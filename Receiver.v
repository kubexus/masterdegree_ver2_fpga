==> flow/design.v <==
module Receiver #(parameter [15:0] BIT_RATE_VAL = 16'h01B0) (
	input wire clk,
	input wire res,
	input wire rx,
	output wire take,
	output wire [7:0] dout
);
reg [3:0] FSM;
reg [3:0] bit_count;
reg [15:0] clk_count;
reg [9:0] received;
initial begin
	FSM <= 4'h0;
	bit_count <= 4'h0;
	clk_count <= 16'h0000;
	received <= {10{1'b0}};
end
assign dout = received[8:1];
assign take = (FSM == 4'h5)? 1'b1:1'b0;
always @(posedge clk) begin
	if (res)
		FSM <= 4'h0;
	else begin
		case (FSM)
			4'h0: if (!rx) FSM <= 4'h1;
			4'h1: FSM <= 4'h2;
			4'h2: if (clk_count == 16'h0000) FSM <= 4'h3;
			4'h3: FSM <= 4'h4;
			4'h4: if (bit_count == 4'h0) FSM <= 4'h5; else FSM <= 4'h2;
			4'h5: FSM <= 4'h0;
			default: FSM <= 4'h0;
		endcase
	end
end
always @ (posedge clk) begin
	if (res)
		bit_count <= 4'h0;
	else begin
		if (FSM == 4'h1)
			bit_count <= 4'ha;
		if (FSM == 4'h3)
			bit_count <= bit_count - 1;
	end
end
always @ (posedge clk) begin
	if (res)
		clk_count <= 16'h0000;
	else begin
		if (FSM == 4'h1)
			clk_count <= {1'b0,BIT_RATE_VAL[15:1]};
		if (FSM == 4'h3)
			clk_count <= BIT_RATE_VAL;
		if (FSM == 4'h2)
			clk_count <= clk_count - 1;
	end
end
always @ (posedge clk) begin
	if (res)
		received <= {10{1'b0}};
	else begin
		if (FSM == 4'h0)
			received <= {10{1'b0}};
		if (FSM == 4'h3)
			received <= {rx,received[9:1]};
	end
end
endmodule
Tool chain data of Receiver
The steps from the RTL of Receiver to its reports follow in flow order.
Line numbers count from 1 in the design file above.
Cell names lack the library's common part.
{ "setup": {"top": "Receiver", "clock": "clk", "library": "sky130hd", "corner": "tt_025C_1v80"} }

After elaboration
Counts by Yosys on the flattened word-level netlist (proc, flatten, opt, wreduce; memories kept). Register bits leave out memories and registers merged into their read ports (data or address). Print and check cells are left out. Cells with the same type and inputs are merged into one.
{ "word_totals": {"reg_bits": 34, "in_bits": 3, "output_inout_bits": 9, "elab_cells": 32} }
{ "classes": {"addsub": 2, "eq_ne": 7, "mux": 12, "n_reduce_logical": 7} }
{ "op_table": {"columns": ["op", "count"], "rows": [
  ["16-bit 2-to-1 mux", 3],
  ["4-bit case mux with 5-bit select", 1],
  ["10-bit 2-to-1 mux", 2],
  ["16-bit by 1-bit subtractor with 16-bit output with constant B", 1],
  ["16-bit logical NOT", 1],
  ["4-bit 2-to-1 mux", 4],
  ["4-bit by 2-bit == test with 1-bit output with constant B", 2],
  ["4-bit by 3-bit == test with 1-bit output with constant B", 2],
  ["4-bit logical NOT", 2],
  ["2-bit != test with constant B", 2],
  ["2-bit nonzero test", 2],
  ["4-bit by 1-bit subtractor with 4-bit output with constant B", 1],
  ["4-bit by 1-bit == test with 1-bit output with constant B", 1],
  ["3-bit nonzero test", 1],
  ["3-bit 2-to-1 mux", 1],
  ["2-bit AND reduction", 1],
  ["1-bit 2-to-1 mux", 1]
]} }

Logic depth
Yosys ltp: most cells in a row. Word level: on the elaborated netlist, between registers, memories and ports. Mapped: between sequential cells and ports; inverters and the memories' decode and read muxes count.
{ "depth": {"word_depth": 4, "abc_area": 0, "mapped_depth": 6} }

Netlist
Yosys stat after the flow's synthesis: flattened, memories mapped to cells. It holds for the ABC_AREA given above (unset counts as 0); a run with the other value may have another netlist.
{ "types": {"columns": ["cell_type", "count", "area_total_um2"], "rows": [
  ["dfxtp_1", 32, 640.614],
  ["nor2_1", 22, 82.579],
  ["a22o_1", 9, 78.826],
  ["a22oi_1", 10, 75.072],
  ["a21oi_1", 13, 65.062],
  ["o21ai_0", 13, 65.062],
  ["buf_4", 8, 60.058],
  ["a31oi_1", 8, 50.048],
  ["clkbuf_1", 12, 45.043],
  ["nor4_4", 2, 42.541],
  ["nand2_1", 10, 37.536],
  ["nand4_1", 5, 31.28],
  ["nor2b_1", 5, 31.28],
  ["a311oi_1", 3, 26.275],
  ["inv_1", 7, 26.275],
  ["ha_1", 2, 25.024],
  ["nand3_1", 5, 25.024],
  ["or4_1", 3, 22.522]
]} }
Other cell types: 24; their cells: 36.
{ "mapped": {"mapped_cells": 205, "mapped_area_um2": 1706.6, "sequential_area_um2": 640.6, "ff_cells": 32, "n_buf": 22} }

Timing after synthesis
Path of least setup slack by OpenSTA after synthesis, without wires, with an ideal clock, recovery checks aside; 20% of the period is set as input and as output delay. Where synthesis merged equal registers, the netlist keeps one of their names.
{ "synth_timing": {"path_kind": "register -> register", "from": "reg clk_count[0]", "to": "reg FSM[0]", "period_ns": 1.72, "setup_time_ns": 0.079, "launch_ns": 0.000, "arrival_ns": 1.678, "required_time_ns": 1.641, "setup_slack_ns": -0.037, "path_delay_ns": 1.757, "path_stages": 7, "period_less_setup_slack_ns": 1.757} }
"path_delay_ns" = arrival - input delay + setup time.
"path_stages": output pins that drive a net of the path, with the launching flip-flop's if there is one; two outputs of one cell count as two.
"period_less_setup_slack_ns" is the clock period less the worst setup slack; recovery checks do not enter. This is arithmetic on one report: input and output delays are still those of the set period (20% each).
The rows between start and end are the longest chain of elaborated cells between them; the timing report does not say that the signal goes this way. Where chains are equally long, one stands for them.
A line is the first line of the expression or statement that the cell stems from. Yosys adds cells for indexed reads and writes and turns some case tables into memories.
A register here has more assigning lines than the two given.
{ "synth_via": {"path_cell_list": "dfxtp_1 -> inv_1 -> ha_1 -> nor3b_4 -> nand4_1 -> or4_1 -> a211oi_2", "elab_chain_cells": 3, "cells_between": 5, "cone_lines": 2, "cone_classes": "eq/ne (1); mux (2); reduce/logical (2)"} }
{ "synth_lines": {"columns": ["element", "line_no", "rtl"], "rows": [
  ["start, declared", 10, "reg [15:0] clk_count;"],
  ["start, assigned", 50, "clk_count <= {1'b0,BIT_RATE_VAL[15:1]};"],
  ["start, assigned", 54, "clk_count <= clk_count - 1;"],
  ["16-bit logical NOT", 27, "4'h2: if (clk_count == 16'h0000) FSM <= 4'h3;"],
  ["4-bit 2-to-1 mux", 27, null],
  ["4-bit case mux with 5-bit select", 24, "case (FSM)"],
  ["end, assigned", 22, "FSM <= 4'h0;"],
  ["end, assigned", 25, "4'h0: if (!rx) FSM <= 4'h1;"],
  ["end, declared", 8, "reg [3:0] FSM;"]
]} }

Worst path after layout
Path of least setup slack in the final report of run 1 (OpenROAD, finished layout, wires in). Where an end is a register, its clock arrival counts in the times.
{ "layout_timing": {"path_kind": "register -> register", "from": "reg clk_count[1]", "to": "reg FSM[0]", "period_ns": 2.03, "setup_time_ns": 0.08, "launch_ns": 0.27, "arrival_ns": 1.82, "required_time_ns": 2.22, "setup_slack_ns": 0.40, "path_stages": 7} }
The rows between start and end are the longest chain of elaborated cells between them; the timing report does not say that the signal goes this way. Where chains are equally long, one stands for them.
A register here has more assigning lines than the two given.
{ "layout_via": {"path_cell_list": "dfxtp_4 -> inv_2 -> ha_4 -> nor3b_4 -> nand4_1 -> or4_4 -> a211oi_2", "elab_chain_cells": 3, "cells_between": 5, "cone_lines": 2, "cone_classes": "eq/ne (1); mux (2); reduce/logical (2)"} }
{ "layout_lines": {"columns": ["element", "line_no", "rtl"], "rows": [
  ["start, declared", 10, "reg [15:0] clk_count;"],
  ["start, assigned", 50, "clk_count <= {1'b0,BIT_RATE_VAL[15:1]};"],
  ["start, assigned", 54, "clk_count <= clk_count - 1;"],
  ["16-bit logical NOT", 27, "4'h2: if (clk_count == 16'h0000) FSM <= 4'h3;"],
  ["4-bit 2-to-1 mux", 27, null],
  ["4-bit case mux with 5-bit select", 24, "case (FSM)"],
  ["end, assigned", 22, "FSM <= 4'h0;"],
  ["end, assigned", 25, "4'h0: if (!rx) FSM <= 4'h1;"],
  ["end, declared", 8, "reg [3:0] FSM;"]
]} }

Measured results for Receiver: 2 stored runs of the Yosys and OpenROAD flow on sky130hd. The settings differ; the order carries no meaning. The constraints put input and output delay at 20% of the set period each and load the outputs with 0.01 pF.
By "worst setup path time" is meant the share of the clock period that the worst setup path is allowed (20% is reserved at inputs, 20% at outputs), minus its slack. Clock arrival times at its registers enter into it.
"total design power" rests on the timing tool's default activity at the inputs, not on a simulated workload.

==> run 1: settings <==
{ "period_ns": 2.03, "CORE_UTILIZATION": 15, "SETUP_SLACK_MARGIN": 0.55, "PLACE_DENSITY_LB_ADDON": 0.16, "TNS_END_PERCENT": 30, "CTS_CLUSTER_DIAMETER": 53, "MIN_ROUTING_LAYER": "met1", "CAP_MARGIN": 20, "CORE_MARGIN": 2, "SLEW_MARGIN": 20 }
==> run 1: results <==
cell area after synthesis: 1706.6 um2
die size: 12246.7 um2
standard-cell area of the final layout: 2492.4 um2
setup slack of the worst path: 0.399 ns
total negative slack on setup checks: 0.000 ns
worst hold slack in the final report: 0.482 ns
total design power: 2336 uW
worst setup path time: 1.63 ns
type of the worst setup path: register -> register

==> run 2: settings <==
{ "period_ns": 2.91, "CAP_MARGIN": 20, "CORE_MARGIN": 2, "CORE_UTILIZATION": 40, "SLEW_MARGIN": 20 }
==> run 2: results <==
cell area after synthesis: 1706.6 um2
die size: 4805.3 um2
standard-cell area of the final layout: 1903.1 um2
setup slack of the worst path: 0.637 ns
total negative slack on setup checks: 0.000 ns
worst hold slack in the final report: 0.470 ns
total design power: 1184 uW
worst setup path time: 1.69 ns
type of the worst setup path: register -> output
